==> flow/design.v <==
module morse_code_encoder_part1 (
    input clk,               
    input rst,               
    input start,             
    input [3:0] digit_in,    
    output reg led           
);
    parameter CLK_HZ = 100_000_000;
    parameter DOT_LEN = CLK_HZ * 1;       
    parameter DASH_LEN = CLK_HZ * 3;      
    parameter SYMBOL_GAP = CLK_HZ / 2;    
    localparam STATE_IDLE      = 4'd0;
    localparam STATE_LOAD      = 4'd1;
    localparam STATE_SEND      = 4'd2;
    localparam STATE_WAIT_GAP  = 4'd3;
    localparam STATE_DONE      = 4'd4;
    reg [3:0] current_state = STATE_IDLE;
    reg [3:0] next_state;
    reg [4:0] morse_code;             
    reg [2:0] symbol_count;           
    reg [2:0] symbol_index;           
    reg [31:0] timer;                 
    always @(*) begin
        case (current_state)
            STATE_IDLE: begin
                if (start)  
                    next_state = STATE_LOAD;
                else
                    next_state = STATE_IDLE;
            end
            STATE_LOAD: begin
                next_state = STATE_SEND;
            end
            STATE_SEND: begin
                if (timer == 0)
                    next_state = STATE_WAIT_GAP;
                else
                    next_state = STATE_SEND;
            end
            STATE_WAIT_GAP: begin
                if (timer == 0) begin
                    if (symbol_index == symbol_count - 1)
                        next_state = STATE_DONE;
                    else
                        next_state = STATE_SEND;
                end
                else
                    next_state = STATE_WAIT_GAP;
            end
            STATE_DONE: begin
                next_state = STATE_IDLE;
            end
            default: next_state = STATE_IDLE;
        endcase
    end
    always @(posedge clk or posedge rst) begin
        if (rst) begin
            current_state <= STATE_IDLE;
            led <= 0;
            timer <= 0;
            symbol_index <= 0;
            morse_code <= 0;
            symbol_count <= 0;
        end else begin
            current_state <= next_state;
            case (current_state)
                STATE_IDLE: begin
                    led <= 0;
                    symbol_index <= 0;
                end
                STATE_LOAD: begin
                    case(digit_in)
                        4'd0: begin morse_code <= 5'b11111; symbol_count <= 5; end   
                        4'd1: begin morse_code <= 5'b01111; symbol_count <= 5; end   
                        4'd2: begin morse_code <= 5'b00111; symbol_count <= 5; end   
                        4'd3: begin morse_code <= 5'b00011; symbol_count <= 5; end   
                        4'd4: begin morse_code <= 5'b00001; symbol_count <= 5; end   
                        4'd5: begin morse_code <= 5'b00000; symbol_count <= 5; end   
                        4'd6: begin morse_code <= 5'b10000; symbol_count <= 5; end   
                        4'd7: begin morse_code <= 5'b11000; symbol_count <= 5; end   
                        4'd8: begin morse_code <= 5'b11100; symbol_count <= 5; end   
                        4'd9: begin morse_code <= 5'b11110; symbol_count <= 5; end   
                        default: begin morse_code <= 5'b00000; symbol_count <= 5; end
                    endcase
                    timer <= (morse_code[4] == 1) ? DASH_LEN : DOT_LEN;
                    led <= 1;  
                end
                STATE_SEND: begin
                    if (timer > 0)
                        timer <= timer - 1;
                    else begin
                        led <= 0;
                        timer <= SYMBOL_GAP;
                    end
                end
                STATE_WAIT_GAP: begin
                    if (timer > 0)
                        timer <= timer - 1;
                    else begin
                        symbol_index <= symbol_index + 1;
                        if (symbol_index < symbol_count - 1) begin
                            timer <= (morse_code[4 - (symbol_index + 1)] == 1) ? DASH_LEN : DOT_LEN;
                            led <= 1;
                        end
                    end
                end
                STATE_DONE: begin
                    led <= 0;
                end
                default: begin
                    led <= 0;
                end
            endcase
        end
    end
endmodule
==> From RTL to reports: morse_code_encoder_part1 <==
What the tools print for morse_code_encoder_part1, step after step.
Line numbers count from 1 in the design file above.
Operators carry their Yosys type and port widths (W data, S select, Z words).
Library cell names are shortened.
{ "setup": {"top_module": "morse_code_encoder_part1", "clock_port": "clk", "library": "sky130hd", "corner": "tt_025C_1v80"} }

==> After elaboration <==
Yosys after proc, flatten, opt, wreduce and memory -nomap, before mapping. Memory bits, and registers merged into a memory's read port (data or address), are not among the register bits. Print and check cells are not counted. Equal cells are merged and count once.
Yosys's memory passes give these memory sizes; they may raise the number of words (mostly to a power of two), join words into wider ones and drop unused or constant bits.
{ "classes": {"n_cmp": 2, "addsub": 4, "mux": 17, "reduce_logical": 7, "eq_ne": 8, "shifts": 1} }
{ "op_table": {"columns": ["operator", "n"], "rows": [
  ["$pmux W32 S3", 1],
  ["$mux W32", 3],
  ["$mux W29", 2],
  ["$lt A3 B32 Y1", 1],
  ["$eq A3 B32 Y1", 1],
  ["$sub A32 B1 Y32 const B", 1],
  ["$gt A32 B1 Y1 const B", 1],
  ["$logic_not A32 Y1", 1],
  ["$pmux W3 S4", 1],
  ["$mux W3", 3],
  ["$ne A2 B2 Y1 const B", 3],
  ["$eq A3 B2 Y1 const B", 2],
  ["$pmux W3 S2", 1],
  ["$sub A3 B4 Y5 const A", 1],
  ["$shiftx A5 B5 Y1", 1],
  ["$mux W1", 5],
  ["$reduce_and A2 Y1", 2],
  ["$add A3 B1 Y4 const B", 1],
  ["$sub A3 B1 Y4 const B", 1],
  ["$logic_not A4 Y1", 1],
  ["$eq A3 B1 Y1 const B", 1],
  ["$ne A3 B3 Y1 const B", 1],
  ["$reduce_and A3 Y1", 1],
  ["$reduce_bool A3 Y1", 1],
  ["$pmux W1 S3", 1],
  ["$reduce_bool A2 Y1", 1]
]} }
{ "word_totals": {"out_inout_bits": 1, "in_bits": 7, "clocked_rd_ports_x_width": 5, "rom_bits": 80, "elab_cells": 45, "n_memories": 1, "ff_bits": 42} }
{ "memory_table": {"columns": ["memory", "words", "word_bits", "rd", "wr", "line", "source"], "rows": [
  ["(name not given)", 16, 5, 1, 0, 72, "case(digit_in)"]
]} }

==> Longest topological paths <==
Longest topological path by Yosys (ltp), each cell counted once; first at word level (registers and memories cut), then after technology mapping (sequential cells cut; the memories' decode and read muxes count).
{ "depth": {"ltp_word": 7, "ABC_AREA": 0, "mapped_depth": 11, "depth_no_buf": 8} }

==> After synthesis <==
Source: synth_stat.txt of the flow (Yosys; design flattened, memories mapped). It holds for the ABC_AREA given above (unset counts as 0); a run with the other value may have another netlist.
{ "types": {"columns": ["cell", "n", "area_total_um2"], "rows": [
  ["dfrtp_1", 45, 1126.08],
  ["o21ai_0", 41, 205.197],
  ["nand2_1", 31, 116.362],
  ["nor2_1", 30, 112.608],
  ["nor3_1", 20, 100.096],
  ["a21oi_1", 19, 95.091],
  ["a211oi_1", 7, 52.55],
  ["nand2b_1", 8, 50.048],
  ["inv_1", 13, 48.797],
  ["a31oi_1", 7, 43.792],
  ["nand3_1", 8, 40.038],
  ["clkbuf_1", 10, 37.536],
  ["ha_1", 3, 37.536],
  ["nand4_1", 6, 37.536],
  ["or2_2", 6, 37.536],
  ["o311ai_0", 4, 35.034],
  ["nor4_1", 5, 31.28],
  ["or3_1", 5, 31.28]
]} }
Not listed: further types 32, cells in them 58.
{ "synth_totals": {"buffers": 17, "flip_flops": 45, "yosys_area_um2": 2733.9, "stdcells": 326, "sequential_area_um2": 1126.1} }

==> Worst setup path after synthesis <==
OpenSTA on the mapped netlist: ideal clock, no wires. The path of least setup slack (recovery checks aside). Input and output delay are each 20% of the period. Register names are those of the netlist, which keeps one name where synthesis merged equal registers.
{ "synth_path": {"path_kind": "register -> register", "start": "reg timer[0]", "end": "reg timer[9]", "path_slack_ps": 129, "path_stages": 11, "t_required_ps": 2328, "delay_ps": 2321, "t_first_pin_ps": 0, "arrival_ps": 2199, "setup_ps": 122, "tclk_ps": 2450, "n_path_buf": 3, "synth_period_reached_ps": 2321} }
"delay_ps" = arrival - input delay + setup time.
"path_stages": output pins that drive a net of the path, with the launching flip-flop's if there is one; two outputs of one cell count as two.
"synth_period_reached_ps" is the clock period less the worst setup slack; recovery checks do not enter. This is arithmetic on one report: input and output delays are still those of the set period (20% each).
The rows between start and end are the longest chain of elaborated cells between them; the timing report does not say that the signal goes this way. Where chains are equally long, one stands for them.
Each line given opens the expression or statement behind the cell; cells for indexed reads and writes are added by Yosys, which also makes memories of some case tables.
At most two assigning lines are given for a register; there are more.
{ "synth_via": {"path_cell_list": "dfrtp_1 -> inv_1 -> ha_1 -> or4b_1 -> buf_2 -> nor3_4 -> and4_1 -> buf_6 -> buf_4 -> nand3_1 -> a32o_1", "elab_chain_len": 3, "cells_between": 7, "cone_classes": "1 x add/sub; 1 x compare; 1 x eq/ne; 3 x mux; 1 x reduce/logical"} }
{ "synth_rtl": {"columns": ["item", "line", "source"], "rows": [
  ["start: declaration", 22, "reg [31:0] timer;"],
  ["start: assignment", 85, "timer <= (morse_code[4] == 1) ? DASH_LEN : DOT_LEN;"],
  ["start: assignment", 90, "timer <= timer - 1;"],
  ["$sub A32 B1 Y32", 98, "timer <= timer - 1;"],
  ["$mux W32", 97, "if (timer > 0)"],
  ["$pmux W32 S3", 66, "case (current_state)"],
  ["end: assignment", 85, null],
  ["end: assignment", 90, null],
  ["end: declaration", 22, null]
]} }

==> Path in the finished layout <==
From the final timing report of job 1: the path of least setup slack in the routed layout; clock arrival at registers is part of the times.
The path's times are printed in steps of 10 ps; the period is the one set.
{ "layout_path": {"path_kind": "register -> register", "start": "reg timer[0]", "end": "reg timer[6]", "path_stages": 9, "n_path_buf": 0, "setup_ps": 100, "arrival_ps": 2970, "tclk_ps": 3000, "t_first_pin_ps": 300, "t_required_ps": 3190, "path_slack_ps": 220} }
The rows between start and end are the longest chain of elaborated cells between them; the timing report does not say that the signal goes this way. Where chains are equally long, one stands for them.
At most two assigning lines are given for a register; there are more.
{ "layout_via": {"path_cell_list": "dfrtp_1 -> inv_1 -> ha_1 -> or4b_1 -> nor3_4 -> and4_2 -> a311oi_4 -> o21ai_0 -> a22o_1", "elab_chain_len": 3, "cells_between": 7, "cone_classes": "1 x add/sub; 1 x compare; 1 x eq/ne; 3 x mux; 1 x reduce/logical"} }
{ "layout_rtl": {"columns": ["item", "line", "source"], "rows": [
  ["start: declaration", 22, "reg [31:0] timer;"],
  ["start: assignment", 85, "timer <= (morse_code[4] == 1) ? DASH_LEN : DOT_LEN;"],
  ["start: assignment", 90, "timer <= timer - 1;"],
  ["$sub A32 B1 Y32", 98, "timer <= timer - 1;"],
  ["$mux W32", 97, "if (timer > 0)"],
  ["$pmux W32 S3", 66, "case (current_state)"],
  ["end: assignment", 85, null],
  ["end: assignment", 90, null],
  ["end: declaration", 22, null]
]} }

## Implementation results

Flow measurements of morse_code_encoder_part1 on sky130hd: 2 stored runs with different settings, listed in no order. Input and output delays are each 20% of the period that was set; the output load is 0.01 pF.
"period_reached_ps" is the run's clock period less its worst setup slack. It is reckoned from that one timing run; input and output delays stay at 20% of the period that was set.
"final_power_w" rests on the timing tool's default activity at the inputs, not on a simulated workload.

Job 1
==> flow/run.sh <==
#!/bin/bash
# the make line also repeats the synthesis and layout settings of config.mk as NAME=value (left out here)
make -C /OpenROAD-flow-scripts/flow DESIGN_CONFIG=/design/flow/config.mk WORK_HOME=/design/flow/orfs CLKGATE_MAP_FILE= finish
==> flow/config.mk <==
export PLATFORM = sky130hd
export DESIGN_NAME = morse_code_encoder_part1
export DESIGN_NICKNAME = morse_code_encoder_part1
export VERILOG_FILES = /design/flow/design.v
export SDC_FILE = /design/flow/constraint.sdc
export NUM_CORES = 4
export LEC_CHECK = 0
export CAP_MARGIN = 15
export CELL_PAD_IN_SITES_DETAIL_PLACEMENT = 0
export CELL_PAD_IN_SITES_GLOBAL_PLACEMENT = 2
export CORE_MARGIN = 2
export CORE_UTILIZATION = 43
export CTS_CLUSTER_DIAMETER = 54
export HOLD_SLACK_MARGIN = 0.27
export MAX_ROUTING_LAYER = met5
export PLACE_DENSITY_LB_ADDON = 0.05
export SLEW_MARGIN = 20
==> flow/constraint.sdc <==
create_clock -name core_clock -period 3.0 [get_ports {clk}]
set_input_delay 0.6000 -clock core_clock [delete_from_list [all_inputs] [get_ports {clk}]]
set_output_delay 0.6000 -clock core_clock [all_outputs]
set_load 0.01 [all_outputs]

==> results of job 1, as JSON <==
{
  "ys_area_um2": 2733.9,
  "die_area_um2": 7011.6,
  "stdcell_area_um2": 3034.2,
  "post_route_util_frac": 0.486,
  "fin_ws_ps": 224,
  "final_setup_tns_ps": 0,
  "hold_ws_ps": 487,
  "final_power_w": 0.001715,
  "period_reached_ps": 2776
}

Job 2
==> flow/run.sh <==
#!/bin/bash
# the make line also repeats the synthesis and layout settings of config.mk as NAME=value (left out here)
make -C /OpenROAD-flow-scripts/flow DESIGN_CONFIG=/design/flow/config.mk WORK_HOME=/design/flow/orfs CLKGATE_MAP_FILE= finish
==> flow/config.mk <==
export PLATFORM = sky130hd
export DESIGN_NAME = morse_code_encoder_part1
export DESIGN_NICKNAME = morse_code_encoder_part1
export VERILOG_FILES = /design/flow/design.v
export SDC_FILE = /design/flow/constraint.sdc
export NUM_CORES = 4
export LEC_CHECK = 0
export CAP_MARGIN = 20
export CORE_MARGIN = 2
export CORE_UTILIZATION = 36
export SLEW_MARGIN = 20
==> flow/constraint.sdc <==
create_clock -name core_clock -period 2.51 [get_ports {clk}]
set_input_delay 0.5020 -clock core_clock [delete_from_list [all_inputs] [get_ports {clk}]]
set_output_delay 0.5020 -clock core_clock [all_outputs]
set_load 0.01 [all_outputs]

==> results of job 2, as JSON <==
{
  "ys_area_um2": 2733.9,
  "die_area_um2": 8307.4,
  "stdcell_area_um2": 3220.6,
  "post_route_util_frac": 0.442,
  "fin_ws_ps": 130,
  "final_setup_tns_ps": 0,
  "hold_ws_ps": 498,
  "final_power_w": 0.002014,
  "period_reached_ps": 2380
}
