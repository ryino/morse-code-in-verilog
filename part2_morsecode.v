==> flow/design.v <==
module morse_code_encoder (
    input clk,                   
    input rst,                   
    input start_single,          
    input start_sequence,        
    input [3:0] digit_in,        
    input mode_select,           
    output reg led               
);
    parameter CLK_HZ = 100_000_000;
    parameter DOT_LEN = CLK_HZ * 1;           
    parameter DASH_LEN = CLK_HZ * 3;          
    parameter SYMBOL_GAP = CLK_HZ / 2;        
    parameter DIGIT_PAUSE = CLK_HZ * 10;      
    localparam STATE_IDLE        = 4'd0;
    localparam STATE_STORE       = 4'd1;
    localparam STATE_LOAD        = 4'd2;
    localparam STATE_SEND        = 4'd3;
    localparam STATE_WAIT_GAP    = 4'd4;
    localparam STATE_WAIT_DIGIT  = 4'd5;
    localparam STATE_NEXT        = 4'd6;
    localparam STATE_DONE        = 4'd7;
    reg [3:0] current_state = STATE_IDLE;
    reg [3:0] next_state;
    reg prev_single, prev_sequence;
    wire single_edge = start_single & ~prev_single;
    wire sequence_edge = start_sequence & ~prev_sequence;
    reg [3:0] digit_buffer[0:5];
    reg [2:0] total_digits = 0;
    reg [2:0] current_index = 0;
    reg [4:0] morse_code;
    reg [2:0] symbol_count;
    reg [2:0] symbol_index;
    reg [31:0] timer = 0;
    reg [3:0] active_digit = 0;
    reg timer_set = 0;   
    always @(posedge clk) begin
        prev_single <= start_single;
        prev_sequence <= start_sequence;
    end
    always @(posedge clk or posedge rst) begin
        if (rst)
            current_state <= STATE_IDLE;
        else
            current_state <= next_state;
    end
    always @(*) begin
        case (current_state)
            STATE_IDLE: begin
                if (mode_select == 1'b1) begin
                    if (sequence_edge) next_state = STATE_LOAD;
                    else if (single_edge) next_state = STATE_STORE;
                    else next_state = STATE_IDLE;
                end else begin
                    if (single_edge) next_state = STATE_LOAD;
                    else next_state = STATE_IDLE;
                end
            end
            STATE_STORE:      next_state = STATE_IDLE;
            STATE_LOAD:       next_state = STATE_SEND;
            STATE_SEND:       next_state = (timer == 0) ? STATE_WAIT_GAP : STATE_SEND;
            STATE_WAIT_GAP: begin
                if (timer == 0) begin
                    if (symbol_index == symbol_count - 1) begin
                        if (current_index < total_digits - 1)
                            next_state = STATE_WAIT_DIGIT;
                        else
                            next_state = STATE_DONE;
                    end else
                        next_state = STATE_SEND;
                end else
                    next_state = STATE_WAIT_GAP;
            end
            STATE_WAIT_DIGIT: next_state = (timer == 0 && timer_set) ? STATE_NEXT : STATE_WAIT_DIGIT;
            STATE_NEXT:       next_state = STATE_LOAD;
            STATE_DONE:       next_state = STATE_IDLE;
            default:          next_state = STATE_IDLE;
        endcase
    end
    integer i;
    always @(posedge clk or posedge rst) begin
        if (rst) begin
            led <= 0;
            total_digits <= 0;
            current_index <= 0;
            symbol_index <= 0;
            timer <= 0;
            active_digit <= 0;
            timer_set <= 0;   
            for (i = 0; i < 6; i = i + 1)
                digit_buffer[i] <= 0;
        end else begin
            case (current_state)
                STATE_IDLE: begin
                    led <= 0;
                    timer_set <= 0;   
                end
                STATE_STORE: begin
                    if (total_digits < 6) begin
                        digit_buffer[total_digits] <= digit_in;
                        total_digits <= total_digits + 1;
                    end
                end
                STATE_LOAD: begin
                    active_digit <= (mode_select) ? digit_buffer[current_index] : digit_in;
                    case ((mode_select) ? digit_buffer[current_index] : digit_in)
                        4'd0: begin morse_code <= 5'b11111; symbol_count <= 5; end
                        4'd1: begin morse_code <= 5'b01111; symbol_count <= 5; end
                        4'd2: begin morse_code <= 5'b00111; symbol_count <= 5; end
                        4'd3: begin morse_code <= 5'b00011; symbol_count <= 5; end
                        4'd4: begin morse_code <= 5'b00001; symbol_count <= 5; end
                        4'd5: begin morse_code <= 5'b00000; symbol_count <= 5; end
                        4'd6: begin morse_code <= 5'b10000; symbol_count <= 5; end
                        4'd7: begin morse_code <= 5'b11000; symbol_count <= 5; end
                        4'd8: begin morse_code <= 5'b11100; symbol_count <= 5; end
                        4'd9: begin morse_code <= 5'b11110; symbol_count <= 5; end
                        default: begin morse_code <= 5'b00000; symbol_count <= 0; end
                    endcase
                    symbol_index <= 0;
                    timer <= (morse_code[4] == 1) ? DASH_LEN : DOT_LEN;
                    led <= 1;
                    timer_set <= 0;   
                end
                STATE_SEND: begin
                    if (timer > 0)
                        timer <= timer - 1;
                    else begin
                        led <= 0;
                        timer <= SYMBOL_GAP;
                    end
                end
                STATE_WAIT_GAP: begin
                    if (timer > 0)
                        timer <= timer - 1;
                    else begin
                        symbol_index <= symbol_index + 1;
                        if (symbol_index < symbol_count - 1) begin
                            timer <= (morse_code[4 - (symbol_index + 1)] == 1) ? DASH_LEN : DOT_LEN;
                            led <= 1;
                        end
                    end
                end
                STATE_WAIT_DIGIT: begin
                    led <= 0;
                    if (timer == 0 && !timer_set) begin
                        timer <= DIGIT_PAUSE;
                        timer_set <= 1;   
                    end else if (timer > 0) begin
                        timer <= timer - 1;
                    end
                end
                STATE_NEXT: begin
                    current_index <= current_index + 1;
                    timer_set <= 0;   
                end
                STATE_DONE: begin
                    led <= 0;
                    current_index <= 0;
                    total_digits <= 0;
                    timer_set <= 0;   
                end
            endcase
        end
    end
endmodule
-- From RTL to reports: morse_code_encoder
What the tools print for morse_code_encoder, step after step.
Line numbers count from 1 in the design file above.
Cell names lack the library's common part.
A cell with -- has no value.
- design top: morse_code_encoder
- clock port: clk
- library: sky130hd
- corner: tt_025C_1v80

-- Elaborated design
Source: Yosys, flattened and elaborated. Widths are those after wreduce. Registers that Yosys merges into a memory's read port (data or address) are not register bits. Print and check cells do not count. Equal cells are merged and count once.
Yosys's memory passes give these memory sizes; they may raise the number of words (mostly to a power of two), join words into wider ones and drop unused or constant bits.
- register bits: 75
- bits in read-only memories: 112
- word width x clocked read ports: 7
- memories: 1
- input port bits: 9
- noted output and inout bits: 1
- memories (memory ; depth ; bits a word ; read ports ; wr ports ; line ; text):
    (no name shown) ; 16 ; 7 ; 1 ; 0 ; 106 ; case ((mode_select) ? digit_buffer[current_index] : digit_in)
- $add $sub $neg: 7
- $lt $le $gt $ge: 4
- eq/ne operators at 25
- noted shift operators: 1
- noted multiplexer cells: 32
- noted bitwise gates (word level): 5
- reductions and logical operators at 27
- operators by type and width (cell ; number):
    two-way mux 32 bit ; 5
    parallel mux 32 bit (select 4 bit) ; 1
    < comparator 3 x 32 -> 1 bit ; 2
    two-way mux 29 bit ; 2
    == test 3 x 32 -> 1 bit ; 1
    subtractor 32 x 1 -> 32 bit with constant B ; 1
    greater-than comparator 32 x 1 -> 1 bit with constant B ; 1
    zero test 32 bit ; 1
    == test 3 bit with constant B ; 8
    parallel mux 4 bit (select 6 bit) ; 1
    AND reduction 3 bit ; 7
    == test 3 x 2 -> 1 bit with constant B ; 6
    parallel mux 3 bit (select 6 bit) ; 1
    parallel mux 3 bit (select 2 bit) ; 3
    two-way mux 3 bit ; 5
    != test 2 bit with constant B ; 5
    two-way mux 2 bit ; 5
    == test 3 x 1 -> 1 bit with constant B ; 3
    AND reduction 2 bit ; 4
    nonzero test 2 bit ; 4
    subtractor 3 x 1 -> 4 bit with constant B ; 2
    nonzero test 4 bit ; 2
    two-way mux 4 bit ; 2
    adder 3 x 1 -> 3 bit with constant B ; 2
    != test 3 bit with constant B ; 2
    zero test 3 bit ; 2
    subtractor 3 x 4 -> 5 bit with constant A ; 1
    variable part select 5 x 5 -> 1 bit ; 1
Other operator kinds: 13; their cells: 21.

-- Logic depth
Yosys ltp: most cells in a row. Word level: on the elaborated netlist, between registers, memories and ports. Mapped: between sequential cells and ports; inverters and the memories' decode and read muxes count.
- depth after elaboration: 7
- noted ABC_AREA: 1
- depth in mapped cells: 15

-- Mapped cells and area
Source: synth_stat.txt of the flow (Yosys; design flattened, memories mapped). It holds for the ABC_AREA given above (unset counts as 0); a run with the other value may have another netlist.
Totals and module areas in this step are rounded.
- mapped cells at 704
- chip area (Yosys) at 0.005159 mm²
- sequential area: 0.001972 mm²
- noted mapped flip-flops: 78
- cells by type (cell ; number ; total area (µm²)):
    dfrtp_1 ; 70 ; 1751.68
    nand2_1 ; 204 ; 765.734
    nor2_1 ; 78 ; 292.781
    inv_1 ; 72 ; 270.259
    nand3_1 ; 53 ; 265.254
    ha_1 ; 20 ; 250.24
    o21ai_0 ; 40 ; 200.192
    edfxtp_1 ; 6 ; 180.173
    xor2_1 ; 16 ; 140.134
    a21oi_1 ; 21 ; 105.101
    nand2_2 ; 14 ; 87.584
    nand4_1 ; 14 ; 87.584
    nor2_4 ; 7 ; 78.826
    xnor2_1 ; 8 ; 70.067
    nor2_2 ; 11 ; 68.816
    nand3_2 ; 5 ; 50.048
    o21ai_1 ; 10 ; 50.048
    buf_6 ; 4 ; 45.043
Other cell types: 25; their cells: 51.

-- Timing after synthesis
Path of least setup slack by OpenSTA after synthesis, without wires, with an ideal clock, recovery checks aside; 20% of the period is set as input and as output delay. Where synthesis merged equal registers, the netlist keeps one of their names.
- kind: register to register
- start point: reg current_index[0]
- end point: reg morse_code[4]
- clock period: 2.74 ns
- setup time at 0.257 ns
- launch time at the first pin at 0.000 ns
- noted arrival time: 1.678 ns
- noted data required time: 2.483 ns
- path slack at 0.806 ns
- path delay: 1.935 ns
- noted driving pins on the path: 10
- period reached after synthesis at 1.934 ns
"path delay" = arrival - input delay + setup time.
"driving pins on the path" counts driving pins, that of a launching flip-flop among them; a cell with two outputs on the path counts twice.
"period reached after synthesis" = period - worst setup slack (recovery checks aside). The figure is calculated, with input and output delays left at 20% of the set period.
Between the ends stands the longest chain of elaborated cells between them, by number of cells; it is not shown to be the way that was timed. Of several equally long chains one is given.
A line is the first line of the expression or statement that the cell stems from. Yosys adds cells for indexed reads and writes and turns some case tables into memories.
At most two assigning lines are given for a register; there are more.
- path through: dfrtp_1 > ha_1 > ha_1 > inv_1 > nand4_1 > or2_0 > a31oi_1 > nand2_1 > nand2_1 > o21ai_1
- cells in the longest elaborated chain: 4
- noted elaborated cells between the ends (all ways): 9
- ends and longest elaborated chain, after synthesis (what ; line ; text):
    start: declaration ; 30 ; reg [2:0] current_index = 0;
    start: assignment ; 85 ; current_index <= 0;
    start: assignment ; 153 ; current_index <= current_index + 1;
    == test 3 bit ; 106 ; case ((mode_select) ? digit_buffer[current_index] : digit_in)
    parallel mux 4 bit (select 6 bit) ; 106 ;
    two-way mux 4 bit ; 93 ; case (current_state)
    two-way mux 4 bit ; 106 ;
    end: assignment ; 107 ; 4'd0: begin morse_code <= 5'b11111; symbol_count <= 5; end
    end: assignment ; 108 ; 4'd1: begin morse_code <= 5'b01111; symbol_count <= 5; end
    end: declaration ; 31 ; reg [4:0] morse_code;

-- Timing after layout
Path of least setup slack in the final report of entry A (OpenROAD, finished layout, wires in). Where an end is a register, its clock arrival counts in the times.
- kind: register to register
- start point: reg current_index[0]
- end point: reg morse_code[4]
- clock period: 1.87 ns
- setup time at 0.24 ns
- launch time at the first pin at 0.36 ns
- noted arrival time: 2.17 ns
- noted data required time: 1.99 ns
- path slack at -0.18 ns
- noted driving pins on the path: 12
Between the ends stands the longest chain of elaborated cells between them, by number of cells; it is not shown to be the way that was timed. Of several equally long chains one is given.
At most two assigning lines are given for a register; there are more.
- path through: dfrtp_2 > ha_4 > ha_4 > inv_2 > nand4_1 > buf_4 > nand3_2 > nor2_2 > o22ai_2 > nand2_1 > nand2_1 > o21ai_1
- cells in the longest elaborated chain: 4
- noted elaborated cells between the ends (all ways): 9
- ends and longest elaborated chain, after layout (what ; line ; text):
    start: declaration ; 30 ; reg [2:0] current_index = 0;
    start: assignment ; 85 ; current_index <= 0;
    start: assignment ; 153 ; current_index <= current_index + 1;
    == test 3 bit ; 106 ; case ((mode_select) ? digit_buffer[current_index] : digit_in)
    parallel mux 4 bit (select 6 bit) ; 106 ;
    two-way mux 4 bit ; 93 ; case (current_state)
    two-way mux 4 bit ; 106 ;
    end: assignment ; 107 ; 4'd0: begin morse_code <= 5'b11111; symbol_count <= 5; end
    end: assignment ; 108 ; 4'd1: begin morse_code <= 5'b01111; symbol_count <= 5; end
    end: declaration ; 31 ; reg [4:0] morse_code;

Memo
Re: implementation data of morse_code_encoder

morse_code_encoder through Yosys and OpenROAD on sky130hd: 2 stored runs, unordered, with their settings and measured results. The constraints put input and output delay at 20% of the set period each and load the outputs with 0.01 pF.
"reached clock period" is the run's clock period less its worst setup slack. It is reckoned from that one timing run; input and output delays stay at 20% of the period that was set.
"allowed time less slack (worst setup path)": the worst setup path's part of the clock period (all of it between registers, 20% less for each end at a port) less its slack. A launch clock that arrives late makes it longer, a capture clock that arrives late makes it shorter.
The measured numbers are rounded.

Entry A
Settings were period_ns = 1.87; CORE_UTILIZATION = 51; SETUP_SLACK_MARGIN = -0.01; CORE_MARGIN = 6; TNS_END_PERCENT = 85; ABC_AREA = 1; GPL_ROUTABILITY_DRIVEN = 1; SLEW_MARGIN = 40; MAX_ROUTING_LAYER = met4; CAP_MARGIN = 20
- reached clock period at 2.046 ns
- utilization after layout at 73.6%
- full die area: 0.01267 mm²
- setup slack of the worst path: -0.176 ns
- synthesized cell area at 0.005159 mm²
- noted the total negative slack on setup checks: -3.505 ns
- allowed time less slack (worst setup path) at 2.05 ns
- worst setup path kind: register to register

Entry B
Settings were period_ns = 1.33; CORE_UTILIZATION = 40; SETUP_SLACK_MARGIN = -0.05; PLACE_DENSITY_LB_ADDON = 0.3; CORE_ASPECT_RATIO = 0.65; GPL_TIMING_DRIVEN = 1; CAP_MARGIN = 20; CORE_MARGIN = 2; SLEW_MARGIN = 20
- reached clock period at 2.283 ns
- utilization after layout at 71.7%
- setup slack of the worst path: -0.953 ns
- synthesized cell area at 0.00504 mm²
- full die area: 0.01353 mm²
- allowed time less slack (worst setup path) at 2.28 ns
- worst setup path kind: register to register
- noted the total negative slack on setup checks: -56.12 ns
